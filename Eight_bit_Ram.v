==> flow/design.v <==
`timescale 1ns / 1ps
module Eight_bit_Ram(i_clk, i_rst, i_write_en, i_addr, i_write_data, o_read_data);
    input i_clk, i_rst, i_write_en;
    input [2:0] i_addr;
    input [7:0] i_write_data;
    output reg [7:0] o_read_data;
    reg [7:0] mem [0:7];
    always @ (posedge i_clk)
    begin
        if(i_rst)
        begin
            mem[0] <= 8'b0;
            mem[1] <= 8'b0;
            mem[2] <= 8'b0;
            mem[3] <= 8'b0;
            mem[4] <= 8'b0;
            mem[5] <= 8'b0;
            mem[6] <= 8'b0;
            mem[7] <= 8'b0;
        end
        else 
        begin 
            if(i_write_en)
                mem[i_addr] <= i_write_data;
            else
                o_read_data <= mem[i_addr];
        end
    end
endmodule
# Step by step through the tools: Eight_bit_Ram
# The steps from the RTL of Eight_bit_Ram to its reports follow in flow order.
# Lines are those of the file above, counted from 1.
# Operators: Yosys type, input widths -> output width; for muxes data width and select width s.
# Not given: n/a
dict set report design {
  top {Eight_bit_Ram}
  clock {i_clk}
  library {sky130hd}
  pvt_corner {tt_025C_1v80}
}

# Word-level counts
# Source: Yosys, flattened and elaborated, memories not mapped. Widths are those after wreduce. Registers that Yosys merges into a memory's read port (data or address) are not register bits. Print and check cells do not count. Equal cells are merged and count once.
# Yosys's memory passes give these memory sizes; they may raise the number of words (mostly to a power of two), join words into wider ones and drop unused or constant bits.
dict set report op_classes {
  n_reduce_logical 1
  n_logic 2
  n_mux 7
}
# cell count
set ops {}
lappend ops {{$mux 8} 2}
lappend ops {{$mux 3} 2}
lappend ops {{$mux 1} 3}
lappend ops {{$not 1->1} 2}
lappend ops {{$reduce_and 2->1} 1}
dict set report word_totals {
  input_bits 14
  n_memories 1
  ff_bits 0
  ram_bits 64
}
# memory size width line
set mem_list {}
lappend mem_list {mem 8 8 7} ;# reg [7:0] mem [0:7];

# Depth
# Longest topological path by Yosys (ltp), each cell counted once; first at word level (registers and memories cut), then after technology mapping (sequential cells cut; the memories' decode and read muxes count).
dict set report depth {
  ltp_word 2
  ABC_AREA 0
  mapped_depth 5
  depth_no_buf 3
}

# After synthesis
# Yosys stat after the flow's synthesis: flattened, memories mapped to cells. It holds for the ABC_AREA given above (unset counts as 0); a run with the other value may have another netlist.
dict set report synth_totals {
  area_mm2 0.0032381
  n_buf 6
  cells 209
  sequential_area_mm2 0.0021621
  ffs 72
}
# cell count
set types {}
lappend types {sky130_fd_sc_hd__edfxtp_1 72}
lappend types {sky130_fd_sc_hd__and2_1 65}
lappend types {sky130_fd_sc_hd__mux4_2 14}
lappend types {sky130_fd_sc_hd__nand2_1 22}
lappend types {sky130_fd_sc_hd__or2_2 8}
lappend types {sky130_fd_sc_hd__buf_4 4}
lappend types {sky130_fd_sc_hd__nor2_4 2}
lappend types {sky130_fd_sc_hd__nand3b_4 1}
lappend types {sky130_fd_sc_hd__a221oi_1 2}
lappend types {sky130_fd_sc_hd__nor3_4 1}
lappend types {sky130_fd_sc_hd__nor2_1 4}
lappend types {sky130_fd_sc_hd__nand2b_1 2}
lappend types {sky130_fd_sc_hd__nor2_2 2}
lappend types {sky130_fd_sc_hd__mux2_2 1}
lappend types {sky130_fd_sc_hd__or3b_4 1}
lappend types {sky130_fd_sc_hd__nor3_2 1}
lappend types {sky130_fd_sc_hd__o221ai_1 1}
lappend types {sky130_fd_sc_hd__nand3b_1 1}
# Other cell types: 5; their cells: 5.

# Worst setup path after synthesis
# Path of least setup slack by OpenSTA after synthesis, without wires, with an ideal clock, recovery checks aside; 20% of the period is set as input and as output delay. Where synthesis merged equal registers, the netlist keeps one of their names.
dict set report synth_timing {
  path_kind {input port to flip-flop}
  startpoint {input i_rst}
  endpoint {memory mem[5][0]}
  t_arrival_ps 1186
  input_delay_ps 342
  period_ps 1710
  path_buffers 1
  t_required_ps 1381
  setup_slack_ps 195
  t_first_pin_ps 342
  path_delay_ps 1173
  stages 4
  synth_period_reached_ps 1515
}
# "path_delay_ps" is the arrival time less input delay plus setup time.
# "stages": output pins that drive a net of the path, with the launching flip-flop's if there is one; two outputs of one cell count as two.
# "synth_period_reached_ps" is the clock period less the worst setup slack; recovery checks do not enter. This is arithmetic on one report: input and output delays are still those of the set period (20% each).
# The rows between start and end are the longest chain of elaborated cells between them; the timing report does not say that the signal goes this way. Where chains are equally long, one stands for them.
# Each line given opens the expression or statement behind the cell; cells for indexed reads and writes are added by Yosys, which also makes memories of some case tables.
# The path ends at the enable pin of a flip-flop; only ways to that pin are counted.
dict set report synth_via {
  path_cell_list {sky130_fd_sc_hd__clkbuf_1 sky130_fd_sc_hd__nand3b_4 sky130_fd_sc_hd__nor2_1 sky130_fd_sc_hd__or2_1}
  elab_chain_cells 1
}
# element line
set synth_rtl {}
lappend synth_rtl {{from (decl)} 3} ;# input i_clk, i_rst, i_write_en;
lappend synth_rtl {{$mux 3} 10} ;# if(i_rst)
lappend synth_rtl {{to (decl)} 7} ;# reg [7:0] mem [0:7];

# Path in the finished layout
# Path of least setup slack in the final report of job 1 (OpenROAD, finished layout, wires in). Where an end is a register, its clock arrival counts in the times.
# The report prints the path's times to 10 ps; the period is as set.
dict set report layout_timing {
  path_kind {flip-flop to flip-flop}
  startpoint {memory mem[7][6]}
  endpoint {register o_read_data[6]}
  setup_slack_ps -140
  t_arrival_ps 1350
  period_ps 1110
  path_buffers 0
  stages 4
  t_required_ps 1210
  t_first_pin_ps 350
}
dict set report layout_via {
  path_cell_list {sky130_fd_sc_hd__edfxtp_1 sky130_fd_sc_hd__mux4_2 sky130_fd_sc_hd__nand2_1 sky130_fd_sc_hd__nand2_1}
}
# element line
set layout_rtl {}
lappend layout_rtl {{from (decl)} 7} ;# reg [7:0] mem [0:7];
lappend layout_rtl {{to (decl)} 6} ;# output reg [7:0] o_read_data;
# No chain of elaborated cells between the ends is given.

# Top module Eight_bit_Ram; platform sky130hd; tools Yosys and OpenROAD; 2 stored runs in no particular order. Input and output delays are each 20% of the period that was set; the output load is 0.01 pF.
# "clock_period_reached_ps" means the clock period less the worst setup slack. The figure is calculated, with input and output delays left at 20% of the set period.
# "total_power_mw" rests on the timing tool's default activity at the inputs, not on a simulated workload.
run="job 1" settings period_ns=1.11 CORE_UTILIZATION=41 SETUP_SLACK_MARGIN=0.14 PLACE_DENSITY_LB_ADDON=0.06 CORE_ASPECT_RATIO=1.41 CORE_MARGIN=5 TNS_END_PERCENT=70 CTS_CLUSTER_SIZE=41 SLEW_MARGIN=20 MIN_ROUTING_LAYER="met1" CAP_MARGIN=20
run="job 1" results yosys_chip_area_mm2=0.0032381 dieArea_mm2=0.0098011 cell_area_final_mm2=0.0042678 setup_worst_slack_ps=-137 final_hold_ws_ps=436 total_power_mw=6.053 clock_period_reached_ps=1247
run="job 2" settings period_ns=1.53 CORE_UTILIZATION=33 PLACE_DENSITY_LB_ADDON=0.18 CORE_MARGIN=2 CELL_PAD_IN_SITES_DETAIL_PLACEMENT=2 TNS_END_PERCENT=35 ABC_AREA=0 GPL_ROUTABILITY_DRIVEN=0 CTS_CLUSTER_DIAMETER=298 CAP_MARGIN=15 MIN_ROUTING_LAYER="met2" MAX_ROUTING_LAYER="met4" SLEW_MARGIN=20
run="job 2" results yosys_chip_area_mm2=0.0032381 dieArea_mm2=0.0106203 cell_area_final_mm2=0.0041177 setup_worst_slack_ps=87 final_hold_ws_ps=662 total_power_mw=4.515 clock_period_reached_ps=1443
